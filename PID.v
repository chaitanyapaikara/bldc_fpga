==> flow/design.v <==
`timescale 1ns / 1ps
module PID_Controller(
 input [9:0] target_vel, 
 input [9:0] current_vel,
 input [3:0] Kp,Kd,Ki,
 input clk,en,
 output reg[9:0] vel_output
    );
	reg[9:0] target_vel_r; 
   reg[9:0] current_vel_r;
   reg[3:0] Kp_r,Kd_r,Ki_r;
	reg signed[10:0] error,error_diff,error_accum,prev_error;
	wire[9:0] vel_output_w;
   assign vel_output_w=Kp*error+Ki*error_accum+Kd*error_diff;	 
   always@ (posedge clk)
	begin
		if(en==1)begin
		   target_vel_r=target_vel;
			current_vel_r=current_vel;
			Kp_r=Kp;
			Kd_r=Kd;
			Ki_r=Ki;
			error=target_vel-current_vel;
			error_diff=error-prev_error;
	      error_accum=error_accum+error;
			vel_output=vel_output_w;
			prev_error=error;
			end
		else begin
		   prev_error=0;
			error_accum=0;
			end
	end
endmodule
---- From RTL to reports: PID_Controller ----
The steps from the RTL of PID_Controller to its reports follow in flow order.
Lines are those of the file above, counted from 1.
Not given: -
design
  top ..................................... PID_Controller
  clock ................................... clk
  standard-cell library ................... sky130hd
  timing corner ........................... tt_025C_1v80

---- After elaboration ----
Counts by Yosys on the flattened word-level netlist (proc, flatten, opt, wreduce; memories kept). Register bits leave out memories and registers merged into their read ports (data or address); mux counts leave out enables and synchronous resets folded into registers. Print and check cells are left out. Cells with the same type and inputs are merged into one.
operators by class
  add/sub/neg operators ................... 5
  multiply operators ...................... 3
operators by type and width
  cell                                            number
  4-bit by 11-bit multiplier with 10-bit output   3
  10-bit adder                                    2
  10-bit by 10-bit subtractor with 11-bit output  1
  11-bit adder                                    1
  11-bit subtractor                               1
word-level totals
  output and inout bits ................... 10
  register bits ........................... 54
  input port bits ......................... 34

---- Logic depth ----
Longest topological path by Yosys (ltp), each cell counted once; first at word level (registers and memories cut), then after technology mapping (sequential cells cut; the memories' decode and read muxes count).
logic depth
  word-level depth ........................ 3
  ABC_AREA ................................ 0
  gate-level depth with buffers ........... 19
  gate-level depth less buffers ........... 18

---- Mapped cells and area ----
Source: synth_stat.txt of the flow (Yosys; design flattened, memories mapped). It holds for the ABC_AREA given above (unset counts as 0); a run with the other value may have another netlist.
Totals and module areas in this step are rounded.
mapped netlist
  mapped area ............................. 5300 µm²
  buffer cells ............................ 7
  cell count .............................. 542
  mapped flip-flops ....................... 50
  sequential part of the area ............. 1300 µm²
cells by type
  type                        number
  sky130_fd_sc_hd__fa_1       68
  sky130_fd_sc_hd__edfxtp_1   30
  sky130_fd_sc_hd__ha_1       48
  sky130_fd_sc_hd__dfxtp_1    20
  sky130_fd_sc_hd__inv_1      96
  sky130_fd_sc_hd__and2_1     54
  sky130_fd_sc_hd__xnor2_1    36
  sky130_fd_sc_hd__nand2_1    70
  sky130_fd_sc_hd__xor2_1     13
  sky130_fd_sc_hd__a21oi_1    20
  sky130_fd_sc_hd__a21o_1     7
  sky130_fd_sc_hd__o21ai_0    10
  sky130_fd_sc_hd__nand2b_1   7
  sky130_fd_sc_hd__nor2b_1    7
  sky130_fd_sc_hd__nor2_1     9
  sky130_fd_sc_hd__o2111ai_1  3
  sky130_fd_sc_hd__buf_4      3
  sky130_fd_sc_hd__nand3b_1   3
Not listed: further types 24, cells in them 38.

---- Timing after synthesis ----
Path of least setup slack by OpenSTA after synthesis, without wires, with an ideal clock, recovery checks aside; 20% of the period is set as input and as output delay. Where synthesis merged equal registers, the netlist keeps one of their names.
path after synthesis
  path type ............................... input to register
  start point ............................. input port Ki[0]
  end point ............................... register vel_output[9]
  library setup time ...................... 0.260 ns
  path delay .............................. 4.420 ns
  driving pins on the path ................ 19
  launch time at the first pin ............ 1.208 ns
  period .................................. 6.04 ns
  path buffers ............................ 1
  slack ................................... 0.412 ns
  arrival time ............................ 5.368 ns
  synthesis period reached ................ 5.628 ns
"path delay" = arrival - input delay + setup time.
"driving pins on the path" counts driving pins, that of a launching flip-flop among them; a cell with two outputs on the path counts twice.
"synthesis period reached" = period - worst setup slack (recovery checks aside). The figure is calculated, with input and output delays left at 20% of the set period.
Between the ends stands the longest chain of elaborated cells between them, by number of cells; it is not shown to be the way that was timed. Of several equally long chains one is given.
Each line given opens the expression or statement behind the cell; cells for indexed reads and writes are added by Yosys, which also makes memories of some case tables.
on the way, after synthesis
  path through ............................ sky130_fd_sc_hd__buf_4 sky130_fd_sc_hd__and2_1 sky130_fd_sc_hd__fa_1 sky130_fd_sc_hd__inv_1 sky130_fd_sc_hd__fa_1 sky130_fd_sc_hd__inv_1 sky130_fd_sc_hd__fa_1 sky130_fd_sc_hd__inv_1 sky130_fd_sc_hd__fa_1 sky130_fd_sc_hd__fa_1 sky130_fd_sc_hd__inv_1 sky130_fd_sc_hd__ha_1 sky130_fd_sc_hd__a21o_1 sky130_fd_sc_hd__a21oi_1 sky130_fd_sc_hd__o21ai_1 sky130_fd_sc_hd__o21ai_1 sky130_fd_sc_hd__nand2b_1 sky130_fd_sc_hd__a21oi_1 sky130_fd_sc_hd__xnor2_1
  length of the longest elaborated chain .. 3
  elaborated cells between the ends (all ways) .. 3
  RTL lines with such cells ............... 1
  classes of those cells .................. add/sub (2); mul (1)
RTL lines, path after synthesis
  item                                           RTL line  text
  from (decl)                                    5         input [3:0] Kp,Kd,Ki,
  4-bit by 11-bit multiplier with 10-bit output  14        assign vel_output_w=Kp*error+Ki*error_accum+Kd*error_diff;
  10-bit adder (2 in a row)                      14
  to (assign)                                    26        vel_output=vel_output_w;
  to (decl)                                      7         output reg[9:0] vel_output

---- Timing after layout ----
Path of least setup slack in the final report of run 1 (OpenROAD, finished layout, wires in). Where an end is a register, its clock arrival counts in the times.
path post-layout
  path type ............................... input to register
  start point ............................. input port Kd[3]
  end point ............................... register vel_output[9]
  path buffers ............................ 1
  slack ................................... 0.26 ns
  library setup time ...................... 0.24 ns
  launch time at the first pin ............ 1.28 ns
  driving pins on the path ................ 19
  arrival time ............................ 6.20 ns
  period .................................. 6.42 ns
Between the ends stands the longest chain of elaborated cells between them, by number of cells; it is not shown to be the way that was timed. Of several equally long chains one is given.
on the way, post-layout
  path through ............................ sky130_fd_sc_hd__clkdlybuf4s50_1 sky130_fd_sc_hd__and2_1 sky130_fd_sc_hd__fa_1 sky130_fd_sc_hd__inv_1 sky130_fd_sc_hd__fa_1 sky130_fd_sc_hd__inv_1 sky130_fd_sc_hd__fa_1 sky130_fd_sc_hd__inv_1 sky130_fd_sc_hd__fa_1 sky130_fd_sc_hd__fa_1 sky130_fd_sc_hd__inv_1 sky130_fd_sc_hd__ha_1 sky130_fd_sc_hd__a21o_1 sky130_fd_sc_hd__a21oi_1 sky130_fd_sc_hd__o21ai_1 sky130_fd_sc_hd__o21ai_1 sky130_fd_sc_hd__nand2b_1 sky130_fd_sc_hd__a21oi_1 sky130_fd_sc_hd__xnor2_1
  length of the longest elaborated chain .. 2
  elaborated cells between the ends (all ways) .. 2
  RTL lines with such cells ............... 1
  classes of those cells .................. add/sub (1); mul (1)
RTL lines, path post-layout
  item                                           RTL line  text
  from (decl)                                    5         input [3:0] Kp,Kd,Ki,
  4-bit by 11-bit multiplier with 10-bit output  14        assign vel_output_w=Kp*error+Ki*error_accum+Kd*error_diff;
  10-bit adder                                   14
  to (assign)                                    26        vel_output=vel_output_w;
  to (decl)                                      7         output reg[9:0] vel_output

Subject: PID_Controller on sky130hd, stored results

Hello all,

Design PID_Controller on sky130hd. What follows are 2 stored runs of the flow, each under its own settings; their order means nothing. The constraints put input and output delay at 20% of the set period each and load the outputs with 0.01 pF.
"achieved clock period": clock period set for the run, less the worst setup slack. It is reckoned from that one timing run; input and output delays stay at 20% of the period that was set.
"time on the worst setup path" = time allowed to the worst setup path (clock period - input delay - output delay, where it has them) - its slack; a late launch clock adds to it, a late capture clock takes from it.
Measured values are rounded.

---- run 1 ----
settings
  period_ns = 6.42
  CORE_UTILIZATION = 45
  PLACE_DENSITY = 0.93
  CELL_PAD_IN_SITES_GLOBAL_PLACEMENT = 2
  CELL_PAD_IN_SITES_DETAIL_PLACEMENT = 0
  ABC_AREA = 0
  GPL_TIMING_DRIVEN = 0
  GPL_ROUTABILITY_DRIVEN = 0
  CAP_MARGIN = 20
  CORE_MARGIN = 2
  SLEW_MARGIN = 20
results
  achieved clock period ................... 6.160 ns
  worst slack on setup checks ............. 0.26 ns
  lowest hold slack ....................... 0.64 ns
  post-synthesis cell area ................ 5300 µm²
  time on the worst setup path ............ 4.88 ns
  critical path kind ...................... input to register
  sum of negative setup slack ............. 0.000 ns
  utilization ............................. 0.53
  total die area .......................... 13000 µm²
  standard-cell area after layout ......... 6000 µm²

---- run 2 ----
settings
  period_ns = 4.04
  CORE_UTILIZATION = 45
  SETUP_SLACK_MARGIN = 0.68
  PLACE_DENSITY_LB_ADDON = 0.14
  HOLD_SLACK_MARGIN = 0.04
  CORE_ASPECT_RATIO = 0.79
  ABC_AREA = 0
  GPL_TIMING_DRIVEN = 1
  GPL_ROUTABILITY_DRIVEN = 0
  MIN_ROUTING_LAYER = met2
  CAP_MARGIN = 20
  CORE_MARGIN = 2
  SLEW_MARGIN = 20
results
  achieved clock period ................... 4.690 ns
  worst slack on setup checks ............. -0.65 ns
  lowest hold slack ....................... 0.63 ns
  post-synthesis cell area ................ 5300 µm²
  time on the worst setup path ............ 3.88 ns
  critical path kind ...................... input to register
  sum of negative setup slack ............. -3.1 ns
  utilization ............................. 0.64
  total die area .......................... 13000 µm²
  standard-cell area after layout ......... 7400 µm²

Thanks
